==> flow/design.v <==
module fpadder #(
  parameter BIAS = 5'd15
)(
  input  wire        clk,
  input  wire        rstn,
  input  wire        valid_in,
  input  wire [15:0] num1,
  input  wire [15:0] num2,
  output reg         valid_out,
  output reg  [15:0] result,
  output reg         overflow,
  output reg         zero,
  output reg         NaN,
  output reg         precisionLost
);
  wire s1, s2;
  wire [4:0] e1_raw, e2_raw;
  wire [9:0] f1, f2;
  assign {s1, e1_raw, f1} = num1;
  assign {s2, e2_raw, f2} = num2;
  wire n1_is_inf = (&e1_raw) & ~|f1;
  wire n2_is_inf = (&e2_raw) & ~|f2;
  wire n1_is_nan = (&e1_raw) &  |f1;
  wire n2_is_nan = (&e2_raw) &  |f2;
  wire any_nan   = n1_is_nan | n2_is_nan;
  wire any_inf   = n1_is_inf | n2_is_inf;
  wire n1_is_zero = ~|e1_raw & ~|f1;
  wire n2_is_zero = ~|e2_raw & ~|f2;
  wire h1 = |e1_raw;
  wire h2 = |e2_raw;
  wire  e1_gt_e2 = (e1_raw > e2_raw);
  wire  e1_eq_e2 = (e1_raw == e2_raw);
  wire  f1_ge_f2 = (f1 >= f2);
  wire  pick1_as_big = e1_gt_e2 | (e1_eq_e2 & f1_ge_f2);
  wire        big_s   = pick1_as_big ? s1     : s2;
  wire [4:0]  big_e   = pick1_as_big ? e1_raw : e2_raw;
  wire [9:0]  big_f   = pick1_as_big ? f1     : f2;
  wire        big_h   = pick1_as_big ? h1     : h2;
  wire        sml_s   = pick1_as_big ? s2     : s1;
  wire [4:0]  sml_e   = pick1_as_big ? e2_raw : e1_raw;
  wire [9:0]  sml_f   = pick1_as_big ? f2     : f1;
  wire        sml_h   = pick1_as_big ? h2     : h1;
  wire [4:0] big_ex = big_e + {4'd0, ~|big_e};
  wire [4:0] sml_ex = sml_e + {4'd0, ~|sml_e};
  wire [4:0] ex_diff = big_ex - sml_ex;
  wire [10:0] big_float = {big_h, big_f};
  wire [10:0] small_float = {sml_h, sml_f};
  wire sameSign = (big_s == sml_s);
  wire [10:0] sign_small_float = sameSign ? small_float : (~small_float + 1);
  reg [10:0] shifted_small_float;
  reg [9:0] small_extension;
  always @* begin
    case (ex_diff[4:0])
      5'd0:  begin shifted_small_float = sign_small_float; small_extension = 10'd0; end
      5'd1:  begin shifted_small_float = {1'b0, sign_small_float[10:1]}; small_extension = {sign_small_float[0], 9'd0}; end
      5'd2:  begin shifted_small_float = {2'b0, sign_small_float[10:2]}; small_extension = sign_small_float[1:0]; end
      5'd3:  begin shifted_small_float = {3'b0, sign_small_float[10:3]}; small_extension = sign_small_float[2:0]; end
      5'd4:  begin shifted_small_float = {4'b0, sign_small_float[10:4]}; small_extension = sign_small_float[3:0]; end
      5'd5:  begin shifted_small_float = {5'b0, sign_small_float[10:5]}; small_extension = sign_small_float[4:0]; end
      5'd6:  begin shifted_small_float = {6'b0, sign_small_float[10:6]}; small_extension = sign_small_float[5:0]; end
      5'd7:  begin shifted_small_float = {7'b0, sign_small_float[10:7]}; small_extension = sign_small_float[6:0]; end
      5'd8:  begin shifted_small_float = {8'b0, sign_small_float[10:8]}; small_extension = sign_small_float[7:0]; end
      5'd9:  begin shifted_small_float = {9'b0, sign_small_float[10:9]}; small_extension = sign_small_float[8:0]; end
      5'd10: begin shifted_small_float = {10'b0, sign_small_float[10]}; small_extension = sign_small_float[9:0]; end
      default: begin shifted_small_float = 11'd0; small_extension = sign_small_float[9:0]; end
    endcase
  end
  wire sum_carry;
  wire [10:0] sum;
  assign {sum_carry, sum} = big_float + shifted_small_float;
  wire zeroSmall = ~(|sml_ex | |sml_f);
  reg [3:0] shift_am;
  always @* begin
    casex(sum)
      11'b1xxxxxxxxxx: shift_am = 4'd0;
      11'b01xxxxxxxxx: shift_am = 4'd1;
      11'b001xxxxxxxx: shift_am = 4'd2;
      11'b0001xxxxxxx: shift_am = 4'd3;
      11'b00001xxxxxx: shift_am = 4'd4;
      11'b000001xxxxx: shift_am = 4'd5;
      11'b0000001xxxx: shift_am = 4'd6;
      11'b00000001xxx: shift_am = 4'd7;
      11'b000000001xx: shift_am = 4'd8;
      11'b0000000001x: shift_am = 4'd9;
      default: shift_am = 4'd10;
    endcase
  end
  reg [9:0] sum_shifted;
  reg [9:0] sum_extension;
  always @* begin
    case (shift_am)
      4'd0: sum_shifted =  sum[9:0];
      4'd1: sum_shifted = {sum[8:0], sum_extension[9]};
      4'd2: sum_shifted = {sum[7:0], sum_extension[9:8]};
      4'd3: sum_shifted = {sum[6:0], sum_extension[9:7]};
      4'd4: sum_shifted = {sum[5:0], sum_extension[9:6]};
      4'd5: sum_shifted = {sum[4:0], sum_extension[9:5]};
      4'd6: sum_shifted = {sum[3:0], sum_extension[9:4]};
      4'd7: sum_shifted = {sum[2:0], sum_extension[9:3]};
      4'd8: sum_shifted = {sum[1:0], sum_extension[9:2]};
      4'd9: sum_shifted = {sum[0],  sum_extension[9:1]};
      default: sum_shifted = sum_extension;
    endcase
    case (shift_am)
      4'd0: sum_extension = small_extension;
      4'd1: sum_extension = small_extension[8:0];
      4'd2: sum_extension = small_extension[7:0];
      4'd3: sum_extension = small_extension[6:0];
      4'd4: sum_extension = small_extension[5:0];
      4'd5: sum_extension = small_extension[4:0];
      4'd6: sum_extension = small_extension[3:0];
      4'd7: sum_extension = small_extension[2:0];
      4'd8: sum_extension = small_extension[1:0];
      4'd9: sum_extension = small_extension[0];
      default: sum_extension = 10'd0;
    endcase
  end
  wire neg_exp = (big_ex < shift_am);
  wire [4:0] res_exp_same_s = big_ex + {4'd0, (~zeroSmall & sum_carry & sameSign)} - {4'd0,({1'b0,sum[9:0]} == sum)};
  wire [4:0] res_exp_diff_s = (neg_exp | (shift_am == 4'd10)) ? 5'd0 : (~shift_am + big_ex + 5'd1);
  wire [4:0] res_exp = sameSign ? res_exp_same_s : res_exp_diff_s;
  wire [9:0] res_frac = zeroSmall ? big_f : ((sameSign) ? ((sum_carry) ? sum[10:1] : sum[9:0]) : ((neg_exp) ? 10'd0 : sum_shifted));
  wire res_zero = (num1[14:0] == num2[14:0]) & (~num1[15] == num2[15]);
  wire res_overflow = ((&big_ex[4:1] & ~big_ex[0]) & sum_carry & sameSign) | any_inf;
  wire res_nan = any_nan | (n1_is_inf & n2_is_inf & (s1 ^ s2));
  reg res_precisionLost;
  always @* begin
    case (shift_am)
      4'd0: res_precisionLost = |sum_extension;
      4'd1: res_precisionLost = |sum_extension[8:0];
      4'd2: res_precisionLost = |sum_extension[7:0];
      4'd3: res_precisionLost = |sum_extension[6:0];
      4'd4: res_precisionLost = |sum_extension[5:0];
      4'd5: res_precisionLost = |sum_extension[4:0];
      4'd6: res_precisionLost = |sum_extension[3:0];
      4'd7: res_precisionLost = |sum_extension[2:0];
      4'd8: res_precisionLost = |sum_extension[1:0];
      4'd9: res_precisionLost = sum_extension[0];
      default: res_precisionLost = 1'b0;
    endcase
  end
  reg [15:0] result_r;
  reg        overflow_r, zero_r, nan_r, precisionLost_r;
  reg        valid_r1;
  always @(posedge clk or negedge rstn) begin
    if (!rstn) begin
      result_r        <= 16'd0;
      overflow_r      <= 1'b0;
      zero_r          <= 1'b0;
      nan_r           <= 1'b0;
      precisionLost_r <= 1'b0;
      valid_r1        <= 1'b0;
    end else begin
      result_r        <= {big_s, res_exp, res_frac} | {16{res_overflow}};
      overflow_r      <= res_overflow;
      zero_r          <= res_zero;
      nan_r           <= res_nan;
      precisionLost_r <= res_precisionLost;
      valid_r1        <= valid_in;
    end
  end
  always @(posedge clk or negedge rstn) begin
    if (!rstn) begin
      valid_out     <= 1'b0;
      result        <= 16'd0;
      overflow      <= 1'b0;
      zero          <= 1'b0;
      NaN           <= 1'b0;
      precisionLost <= 1'b0;
    end else begin
      valid_out     <= valid_r1;
      result        <= result_r;
      overflow      <= overflow_r;
      zero          <= zero_r;
      NaN           <= nan_r;
      precisionLost <= precisionLost_r;
    end
  end
endmodule
# [Reports on fpadder]
# The steps from the RTL of fpadder to its reports follow in flow order.
# Line numbers count from 1 in the design file above.
# The mark n/a stands for no value.
[design] top_module="fpadder" clock_port="clk" library="sky130hd" corner="tt_025C_1v80"

# [Word level]
# Counts by Yosys on the flattened word-level netlist (proc, flatten, opt, wreduce; memories kept). Register bits leave out memories and registers merged into their read ports (data or address); mux counts leave out enables and synchronous resets folded into registers. Print and check cells are left out. Cells with the same type and inputs are merged into one.
[op_classes] eq_ne=33 cmp=3 add_sub_neg=9 n_logic=27 mux=21 reduce_logical=26
[ops] operator="parallel mux 10 bit (select 10 bit)" n=3
[ops] operator="parallel mux 11 bit (select 11 bit)" n=1
[ops] operator="2-to-1 mux 10 bit" n=6
[ops] operator="OR reduction 10 bit" n=4
[ops] operator="parallel mux 4 bit (select 10 bit)" n=1
[ops] operator="OR reduction 5 bit" n=6
[ops] operator="equality test 5 x 3 -> 1 bit with constant B" n=4
[ops] operator="2-to-1 mux 5 bit" n=4
[ops] operator="bitwise OR 16 bit" n=1
[ops] operator="equality test 4 x 3 -> 1 bit with constant B" n=4
[ops] operator="equality test 15 bit" n=1
[ops] operator="adder 5 x 1 -> 5 bit" n=3
[ops] operator="equality test 5 x 4 -> 1 bit with constant B" n=3
[ops] operator="AND 1 bit" n=13
[ops] operator="adder 11 x 11 -> 12 bit" n=1
[ops] operator="equality test 4 bit with constant B" n=3
[ops] operator="adder 11 x 1 -> 11 bit with constant B" n=1
[ops] operator="NOT 11 bit" n=1
[ops] operator="2-to-1 mux 11 bit" n=1
[ops] operator="equality test 10 x 1 -> 1 bit with constant B" n=1
[ops] operator="greater-or-equal comparator 10 bit" n=1
[ops] operator="equality test 5 x 1 -> 1 bit with constant B" n=2
[ops] operator="equality test 5 x 2 -> 1 bit with constant B" n=2
[ops] operator="AND reduction 5 bit" n=2
[ops] operator="parallel mux 1 bit (select 10 bit)" n=1
[ops] operator="equality test 9 x 1 -> 1 bit with constant B" n=1
[ops] operator="OR reduction 9 bit" n=1
[ops] operator="equality test 4 x 1 -> 1 bit with constant B" n=2
# Other operator kinds: 29; their cells: 45.
[bits] wordCells=131 register_bits=42 output_inout_bits=21 inputBits=35

# [Logic depth]
# Yosys ltp: most cells in a row. Word level: on the elaborated netlist, between registers, memories and ports. Mapped: between sequential cells and ports; inverters and the memories' decode and read muxes count.
[depth] depth_word=20 ABC_AREA=0 mapped_depth=49 mapped_depth_nobuf=44

# [Netlist]
# Yosys stat after the flow's synthesis: flattened, memories mapped to cells. It holds for the ABC_AREA given above (unset counts as 0); a run with the other value may have another netlist.
[synth_totals] buf_cells=29 flip_flops=42 sequential_area_mm2=0.001051 area_mm2=0.0052425 stdcells=681
[types] type="sky130_fd_sc_hd__dfrtp_1" n=42 area_total_um2=1.05E+03
[types] type="sky130_fd_sc_hd__ha_1" n=46 area_total_um2=575.552
[types] type="sky130_fd_sc_hd__nand2_1" n=75 area_total_um2=281.52
[types] type="sky130_fd_sc_hd__nor2_1" n=71 area_total_um2=266.506
[types] type="sky130_fd_sc_hd__a21oi_1" n=50 area_total_um2=250.24
[types] type="sky130_fd_sc_hd__xnor2_1" n=28 area_total_um2=245.235
[types] type="sky130_fd_sc_hd__mux2i_1" n=19 area_total_um2=190.182
[types] type="sky130_fd_sc_hd__o21ai_0" n=37 area_total_um2=185.178
[types] type="sky130_fd_sc_hd__inv_1" n=41 area_total_um2=153.898
[types] type="sky130_fd_sc_hd__xor2_1" n=17 area_total_um2=148.893
[types] type="sky130_fd_sc_hd__nand3_1" n=25 area_total_um2=125.12
[types] type="sky130_fd_sc_hd__a21o_1" n=15 area_total_um2=112.608
[types] type="sky130_fd_sc_hd__nor3_1" n=18 area_total_um2=90.086
[types] type="sky130_fd_sc_hd__o22ai_1" n=13 area_total_um2=81.328
[types] type="sky130_fd_sc_hd__fa_1" n=4 area_total_um2=80.077
[types] type="sky130_fd_sc_hd__o211ai_1" n=10 area_total_um2=75.072
[types] type="sky130_fd_sc_hd__clkbuf_1" n=19 area_total_um2=71.318
[types] type="sky130_fd_sc_hd__a221oi_1" n=8 area_total_um2=70.067
# Not listed: further types 57, cells in them 143.

# [Worst setup path after synthesis]
# OpenSTA on the mapped netlist: ideal clock, no wires. The path of least setup slack (recovery checks aside). Input and output delay are each 20% of the period. Register names are those of the netlist, which keeps one name where synthesis merged equal registers.
[synth_path] path_kind="input -> register" from="input num2[12]" to="register result_r[0]" t_first_pin_ns=2.380 t_required_ns=11.772 setup_time_ns=0.128 arrival_time_ns=11.351 stages=44 n_path_buf=4 in_delay_ns=2.380 period_ns=11.9 delay_ns=9.099 slack_ns=0.420 period_less_setup_slack_ns=11.48
# "delay_ns" = arrival - input delay + setup time.
# "stages": output pins that drive a net of the path, with the launching flip-flop's if there is one; two outputs of one cell count as two.
# "period_less_setup_slack_ns" is the clock period less the worst setup slack; recovery checks do not enter. This is arithmetic on one report: input and output delays are still those of the set period (20% each).
# The rows between start and end are the longest chain of elaborated cells between them; the timing report does not say that the signal goes this way. Where chains are equally long, one stands for them.
# Each line given opens the expression or statement behind the cell; cells for indexed reads and writes are added by Yosys, which also makes memories of some case tables.
[synth_between] path_cell_list="sky130_fd_sc_hd__clkbuf_1 > sky130_fd_sc_hd__inv_1 > sky130_fd_sc_hd__ha_1 > sky130_fd_sc_hd__and4_1 > sky130_fd_sc_hd__nand3_1 > sky130_fd_sc_hd__o32ai_2 > sky130_fd_sc_hd__a21oi_4 > sky130_fd_sc_hd__buf_2 > sky130_fd_sc_hd__buf_2 > sky130_fd_sc_hd__clkbuf_1 > sky130_fd_sc_hd__mux2_2 > sky130_fd_sc_hd__nor4b_1 > sky130_fd_sc_hd__ha_1 > sky130_fd_sc_hd__ha_1 > sky130_fd_sc_hd__fa_1 > sky130_fd_sc_hd__a21o_1 > sky130_fd_sc_hd__a21oi_1 > sky130_fd_sc_hd__xnor2_1 > (+8 left out) > sky130_fd_sc_hd__a21o_1 > sky130_fd_sc_hd__a21oi_2 > sky130_fd_sc_hd__o21ai_0 > sky130_fd_sc_hd__a211oi_1 > sky130_fd_sc_hd__nand2_1 > sky130_fd_sc_hd__or3_1 > sky130_fd_sc_hd__nor2_2 > sky130_fd_sc_hd__a31oi_1 > sky130_fd_sc_hd__nand3_1 > sky130_fd_sc_hd__ha_1 > sky130_fd_sc_hd__inv_1 > sky130_fd_sc_hd__a21o_1 > sky130_fd_sc_hd__a21o_1 > sky130_fd_sc_hd__and2_1 > sky130_fd_sc_hd__o31ai_2 > sky130_fd_sc_hd__o22ai_1 > sky130_fd_sc_hd__a221oi_1 > sky130_fd_sc_hd__o21ai_1" elab_chain_cells=20 cells_between=78 classes_between="add/sub: 5; compare: 2; eq/ne: 30; mux: 18; logic: 12; reduce/logical: 11"
[synth_lines] item="start: declaration" line=8 text="input  wire [15:0] num2,"
[synth_lines] item="equality test 5 bit" line=32 text="wire  e1_eq_e2 = (e1_raw == e2_raw);"
[synth_lines] item="AND 1 bit" line=34 text="wire  pick1_as_big = e1_gt_e2 | (e1_eq_e2 & f1_ge_f2);"
[synth_lines] item="bitwise OR 1 bit" line=34
[synth_lines] item="2-to-1 mux 5 bit" line=36 text="wire [4:0]  big_e   = pick1_as_big ? e1_raw : e2_raw;"
[synth_lines] item="OR reduction 5 bit" line=43 text="wire [4:0] big_ex = big_e + {4'd0, ~|big_e};"
[synth_lines] item="logical NOT 1 bit" line=43
[synth_lines] item="adder 5 x 1 -> 5 bit" line=43
[synth_lines] item="(+4 left out)"
[synth_lines] item="equality test 10 x 1 -> 1 bit" line=74 text="casex(sum)"
[synth_lines] item="parallel mux 4 bit (select 10 bit)" line=74
[synth_lines] item="equality test 4 bit" line=104 text="case (shift_am)"
[synth_lines] item="parallel mux 10 bit (select 10 bit)" line=104
[synth_lines] item="parallel mux 10 bit (select 10 bit)" line=91 text="case (shift_am)"
[synth_lines] item="2-to-1 mux 10 bit (3 in a row)" line=122 text="wire [9:0] res_frac = zeroSmall ? big_f : ((sameSign) ? ((sum_carry) ? sum[10:1] : sum[9:0]) : ((neg_exp) ? 10 ..."
[synth_lines] item="bitwise OR 16 bit" line=154 text="result_r        <= {big_s, res_exp, res_frac} | {16{res_overflow}};"
[synth_lines] item="end: assignment" line=147 text="result_r        <= 16'd0;"
[synth_lines] item="end: assignment" line=154
[synth_lines] item="end: declaration" line=142 text="reg [15:0] result_r;"

# [Path in the finished layout]
# Path of least setup slack in the final report of job 1 (OpenROAD, finished layout, wires in). Where an end is a register, its clock arrival counts in the times.
[layout_path] path_kind="input -> register" from="input num2[11]" to="register result_r[0]" n_path_buf=5 setup_time_ns=0.13 slack_ns=-0.50 stages=46 in_delay_ns=2.10 t_first_pin_ns=2.10 arrival_time_ns=11.16 t_required_ns=10.66 period_ns=10.5
# The rows between start and end are the longest chain of elaborated cells between them; the timing report does not say that the signal goes this way. Where chains are equally long, one stands for them.
[layout_between] path_cell_list="sky130_fd_sc_hd__buf_8 > sky130_fd_sc_hd__inv_4 > sky130_fd_sc_hd__ha_4 > sky130_fd_sc_hd__nand4_1 > sky130_fd_sc_hd__a21oi_4 > sky130_fd_sc_hd__o32ai_4 > sky130_fd_sc_hd__a21oi_4 > sky130_fd_sc_hd__buf_12 > sky130_fd_sc_hd__mux2i_4 > sky130_fd_sc_hd__inv_2 > sky130_fd_sc_hd__nor4b_4 > sky130_fd_sc_hd__ha_4 > sky130_fd_sc_hd__buf_6 > sky130_fd_sc_hd__ha_4 > sky130_fd_sc_hd__fa_2 > sky130_fd_sc_hd__a21o_1 > sky130_fd_sc_hd__a21oi_4 > sky130_fd_sc_hd__xnor2_2 > (+10 left out) > sky130_fd_sc_hd__a221oi_4 > sky130_fd_sc_hd__o211ai_1 > sky130_fd_sc_hd__xnor2_2 > sky130_fd_sc_hd__a22oi_2 > sky130_fd_sc_hd__or3_4 > sky130_fd_sc_hd__nor2_4 > sky130_fd_sc_hd__a31oi_1 > sky130_fd_sc_hd__nand3_1 > sky130_fd_sc_hd__ha_2 > sky130_fd_sc_hd__inv_2 > sky130_fd_sc_hd__a21o_1 > sky130_fd_sc_hd__a21o_1 > sky130_fd_sc_hd__and2_4 > sky130_fd_sc_hd__o31ai_4 > sky130_fd_sc_hd__buf_6 > sky130_fd_sc_hd__o22ai_2 > sky130_fd_sc_hd__a221oi_1 > sky130_fd_sc_hd__o21ai_1" elab_chain_cells=20 cells_between=78 classes_between="add/sub: 5; compare: 2; eq/ne: 30; mux: 18; logic: 12; reduce/logical: 11"
[layout_lines] item="start: declaration" line=8 text="input  wire [15:0] num2,"
[layout_lines] item="equality test 5 bit" line=32 text="wire  e1_eq_e2 = (e1_raw == e2_raw);"
[layout_lines] item="AND 1 bit" line=34 text="wire  pick1_as_big = e1_gt_e2 | (e1_eq_e2 & f1_ge_f2);"
[layout_lines] item="bitwise OR 1 bit" line=34
[layout_lines] item="2-to-1 mux 5 bit" line=36 text="wire [4:0]  big_e   = pick1_as_big ? e1_raw : e2_raw;"
[layout_lines] item="OR reduction 5 bit" line=43 text="wire [4:0] big_ex = big_e + {4'd0, ~|big_e};"
[layout_lines] item="logical NOT 1 bit" line=43
[layout_lines] item="adder 5 x 1 -> 5 bit" line=43
[layout_lines] item="(+4 left out)"
[layout_lines] item="equality test 10 x 1 -> 1 bit" line=74 text="casex(sum)"
[layout_lines] item="parallel mux 4 bit (select 10 bit)" line=74
[layout_lines] item="equality test 4 bit" line=104 text="case (shift_am)"
[layout_lines] item="parallel mux 10 bit (select 10 bit)" line=104
[layout_lines] item="parallel mux 10 bit (select 10 bit)" line=91 text="case (shift_am)"
[layout_lines] item="2-to-1 mux 10 bit (3 in a row)" line=122 text="wire [9:0] res_frac = zeroSmall ? big_f : ((sameSign) ? ((sum_carry) ? sum[10:1] : sum[9:0]) : ((neg_exp) ? 10 ..."
[layout_lines] item="bitwise OR 16 bit" line=154 text="result_r        <= {big_s, res_exp, res_frac} | {16{res_overflow}};"
[layout_lines] item="end: assignment" line=147 text="result_r        <= 16'd0;"
[layout_lines] item="end: assignment" line=154
[layout_lines] item="end: declaration" line=142 text="reg [15:0] result_r;"

Data sheet: physical implementation of fpadder

2 stored runs of fpadder in the flow (synthesis by Yosys, layout by OpenROAD, sky130hd cells), in arbitrary order. Constraints: input delay and output delay 20% of the set period each, output load 0.01 pF.
"achieved clock period" = clock period - worst setup slack. The figure is calculated, with input and output delays left at 20% of the set period.
"worst setup path time": the worst setup path's part of the clock period (all of it between registers, 20% less for each end at a port) less its slack. A launch clock that arrives late makes it longer, a capture clock that arrives late makes it shorter.
"power" is the tool's figure for a default switching activity; nothing was simulated.
[job 1] settings: period_ns=10.5, CORE_UTILIZATION=52, PLACE_DENSITY=0.89, TNS_END_PERCENT=50, GPL_TIMING_DRIVEN=0, GPL_ROUTABILITY_DRIVEN=0, CTS_CLUSTER_SIZE=72, CAP_MARGIN=25, MAX_ROUTING_LAYER=met4, CORE_MARGIN=2, SLEW_MARGIN=20
[job 1] result: chip area after synthesis (Yosys) 0.0052425 mm2, die area 0.0109014 mm2, standard-cell area of the final layout 0.0072419 mm2, utilization 0.741, worst setup slack after layout -0.502 ns, total negative slack -6.070 ns, worst hold slack 0.349 ns, power 1995 uW, achieved clock period 11.002 ns, worst setup path time 8.90 ns, worst setup path kind input -> register
[job 2] settings: period_ns=8.94, CORE_UTILIZATION=39, SETUP_SLACK_MARGIN=1.25, PLACE_DENSITY_LB_ADDON=0.15, GPL_TIMING_DRIVEN=0, CTS_CLUSTER_SIZE=54, CTS_CLUSTER_DIAMETER=182, MIN_ROUTING_LAYER=met1, MAX_ROUTING_LAYER=met4, CAP_MARGIN=20, CORE_MARGIN=2, SLEW_MARGIN=20
[job 2] result: chip area after synthesis (Yosys) 0.0052425 mm2, die area 0.0143856 mm2, standard-cell area of the final layout 0.0076248 mm2, utilization 0.578, worst setup slack after layout -1.093 ns, total negative slack -15.584 ns, worst hold slack 0.345 ns, power 2345 uW, achieved clock period 10.033 ns, worst setup path time 8.25 ns, worst setup path kind input -> register
